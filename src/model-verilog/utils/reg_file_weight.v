==> flow/design.v <==
module reg_file_weight #(
    parameter WIDTH = 32,
    parameter N_REG = 31
) (
    input wire clk,
    input wire rst,
    input wire en,
    input wire signed [WIDTH-1:0] w_1,
    input wire signed [WIDTH-1:0] w_2,
    output wire signed [WIDTH*N_REG-1:0] all_weight
);
    reg signed [WIDTH-1:0] reg_f [N_REG-1:0];
    genvar g;
    generate
        for (g = 0; g < N_REG; g = g + 1) begin : output_map
            assign all_weight[(g+1)*WIDTH-1 : g*WIDTH] = reg_f[g];
        end
    endgenerate
    reg [3:0] count;
    wire [4:0] addr;
    assign addr = {count, 1'b0}; 
    integer i;
    always @(posedge clk) begin
        if (rst) begin
            count <= 4'd15;
            for (i = 0; i < N_REG; i = i + 1) begin
                reg_f[i] <= {WIDTH{1'b0}};
            end
        end
        else if (en) begin
            if (addr < N_REG) 
                reg_f[addr] <= w_2;
            if (addr >= 1)    
                reg_f[addr-1] <= w_1;
            if (count != 0) begin
                count <= count - 1;
            end
        end
    end
endmodule
---- Step by step through the tools: reg_file_weight ----
The steps from the RTL of reg_file_weight to its reports follow in flow order.
Line numbers count from 1 in the design file above.
Cell names lack the library's common part.
The mark -- stands for no value.
design
  design top .............................. reg_file_weight
  clock input ............................. clk
  standard-cell library ................... sky130hd
  corner .................................. tt_025C_1v80

---- Word level ----
Yosys after proc, flatten, opt, wreduce and memory -nomap, before mapping. Enables and synchronous resets that opt folds into registers are not counted as muxes. Memory bits, and registers merged into a memory's read port (data or address), are not among the register bits. Print and check cells are not counted. Equal cells are merged and count once.
Yosys's memory passes give these memory sizes; they may raise the number of words (mostly to a power of two), join words into wider ones and drop unused or constant bits.
cells by class
  add/sub/neg operators ................... 2
  order comparisons ....................... 2
  mux-type cells .......................... 19
  reductions and logical operators ........ 2
operator list
  operator                                                                      number
  32-bit 2-to-1 mux                                                             6
  5-bit 2-to-1 mux                                                              6
  1-bit 2-to-1 mux                                                              7
  5-bit by 1-bit subtractor with 5-bit output with constant B                   1
  5-bit by 1-bit greater-or-equal comparator with 1-bit output with constant B  1
  5-bit < comparator with constant B                                            1
  4-bit by 1-bit subtractor with 4-bit output with constant B                   1
  4-bit nonzero test                                                            1
  2-bit AND reduction                                                           1
bit counts
  flip-flop bits (word level) ............. 4
  RAM bits ................................ 1024
  memories kept ........................... 1
memories
  name   depth  bits a word  RTL line  source
  reg_f  32     32           12        reg signed [WIDTH-1:0] reg_f [N_REG-1:0];

---- Longest topological paths ----
Yosys ltp: most cells in a row. Word level: on the elaborated netlist, between registers, memories and ports. Mapped: between sequential cells and ports; inverters and the memories' decode and read muxes count.
depth
  depth after elaboration ................. 4
  ABC_AREA ................................ 0
  mapped depth ............................ 9
  depth with buffers taken out ............ 6

---- Synthesis result ----
Yosys stat after the flow's synthesis: flattened, memories mapped to cells. It holds for the ABC_AREA given above (unset counts as 0); a run with the other value may have another netlist.
Totals and module areas in this step are rounded.
synthesis totals
  standard cells after synthesis .......... 2318
  cell area after synthesis ............... 37700 um2
  sequential area ......................... 29900 um2
  flip-flops .............................. 996
  buffer cells ............................ 225
cell types
  type      number  area in all (um2)
  edfxtp_1  992     2.98E+04
  and2_1    513     3.21E+03
  and3_1    480     3002.88
  clkbuf_1  177     664.387
  buf_2     46      230.221
  or2_2     16      100.096
  dfxtp_1   4       80.077
  a21o_1    10      75.072
  nor2_1    20      75.072
  nor3_2    4       40.038
  o21bai_1  4       30.029
  mux2i_2   2       27.526
  ha_1      2       25.024
  nand2b_1  4       25.024
  nand3_1   5       25.024
  inv_1     6       22.522
  nand2_1   6       22.522
  nor2b_1   3       18.768
Not listed: further types 20, cells in them 24.

---- Timing after synthesis ----
Source: OpenSTA report_checks on the synthesized netlist (no wires, ideal clock, input and output delay 20% of the period each), path of least setup slack; recovery checks are left aside. Register names are those of the netlist, which keeps one name where synthesis merged equal registers.
path after synthesis
  path kind ............................... flip-flop to flip-flop
  start point ............................. register count[0]
  end point ............................... memory reg_f[25][0]
  clock period ............................ 4.26 ns
  time at the first pin ................... 0.000 ns
  data arrival time ....................... 2.959 ns
  path slack .............................. 0.874 ns
  path delay .............................. 3.387 ns
  stages .................................. 8
  buffers on the path ..................... 1
  synthesis period reached ................ 3.386 ns
"path delay" is the arrival time less input delay plus setup time.
"stages": output pins that drive a net of the path, with the launching flip-flop's if there is one; two outputs of one cell count as two.
"synthesis period reached" is the clock period less the worst setup slack; recovery checks do not enter. This is arithmetic on one report: input and output delays are still those of the set period (20% each).
The rows between start and end are the longest chain of elaborated cells between them; the timing report does not say that the signal goes this way. Where chains are equally long, one stands for them.
A line is the first line of the expression or statement that the cell stems from. Yosys adds cells for indexed reads and writes and turns some case tables into memories.
The path ends at the enable pin of a flip-flop; only ways to that pin are counted.
on the way, after synthesis
  path through ............................ dfxtp_1 > buf_2 > inv_1 > ha_1 > nor2b_1 > a21oi_4 > nand2b_1 > o21bai_1
  cells in the longest elaborated chain ... 4
RTL lines, path after synthesis
  item                RTL line  source
  start, declared     19        reg [3:0] count;
  start, assigned     25        count <= 4'd15;
  start, assigned     36        count <= count - 1;
  5-bit < comparator  31        if (addr < N_REG)
  5-bit 2-to-1 mux    31
  5-bit 2-to-1 mux    30        else if (en) begin
  5-bit 2-to-1 mux    24        if (rst) begin
  end, declared       12        reg signed [WIDTH-1:0] reg_f [N_REG-1:0];

---- Worst path after layout ----
Path of least setup slack in the final report of job 2 (OpenROAD, finished layout, wires in). Where an end is a register, its clock arrival counts in the times.
path post-layout
  path kind ............................... flip-flop to output port
  start point ............................. memory reg_f[1][29]
  end point ............................... output port all_weight[61]
  clock period ............................ 2.77 ns
  time at the first pin ................... 0.71 ns
  data arrival time ....................... 1.89 ns
  path slack .............................. 0.32 ns
  stages .................................. 2
  buffers on the path ..................... 1
The rows between start and end are the longest chain of elaborated cells between them; the timing report does not say that the signal goes this way. Where chains are equally long, one stands for them.
A memory read counts as a cell of the chain, while the word-level depth stops at memories.
on the way, post-layout
  path through ............................ edfxtp_1 > clkdlybuf4s50_1
  cells in the longest elaborated chain ... 1
RTL lines, path post-layout
  item                RTL line  source
  start, declared     12        reg signed [WIDTH-1:0] reg_f [N_REG-1:0];
  memory 32 x 32 bit  12
  end, declared       10        output wire signed [WIDTH*N_REG-1:0] all_weight

2 stored runs of reg_file_weight in the flow (synthesis by Yosys, layout by OpenROAD, sky130hd cells), in arbitrary order. Constraints: input delay and output delay 20% of the set period each, output load 0.01 pF.
"total power after layout" is the tool's figure for a default switching activity; nothing was simulated.
The results are shown rounded.

---- job 1 ----
settings
  period_ns = 5.89
  CORE_UTILIZATION = 54
  PLACE_DENSITY_LB_ADDON = 0.01
  HOLD_SLACK_MARGIN = 0.08
  CORE_ASPECT_RATIO = 0.83
  CELL_PAD_IN_SITES_GLOBAL_PLACEMENT = 1
  CTS_CLUSTER_SIZE = 77
  CAP_MARGIN = 35
  SLEW_MARGIN = 5
  CORE_MARGIN = 2
results
  incomplete, placement halted on PPL-0024

---- job 2 ----
settings
  period_ns = 2.77
  CORE_UTILIZATION = 41
  SETUP_SLACK_MARGIN = 0.43
  PLACE_DENSITY_LB_ADDON = 0.15
  HOLD_SLACK_MARGIN = 0.28
  CELL_PAD_IN_SITES_GLOBAL_PLACEMENT = 3
  CELL_PAD_IN_SITES_DETAIL_PLACEMENT = 2
  TNS_END_PERCENT = 55
  CTS_CLUSTER_DIAMETER = 111
  CAP_MARGIN = 0
  MIN_ROUTING_LAYER = met2
  MAX_ROUTING_LAYER = met5
  CORE_MARGIN = 2
  SLEW_MARGIN = 20
results
  mapped cell area after synthesis ........ 37700 um2
  die size ................................ 94300 um2
  standard-cell area after routing ........ 54600 um2
  worst setup slack after layout .......... 0.324 ns
  total negative setup slack .............. 0.000 ns
  total power after layout ................ 35700 µW
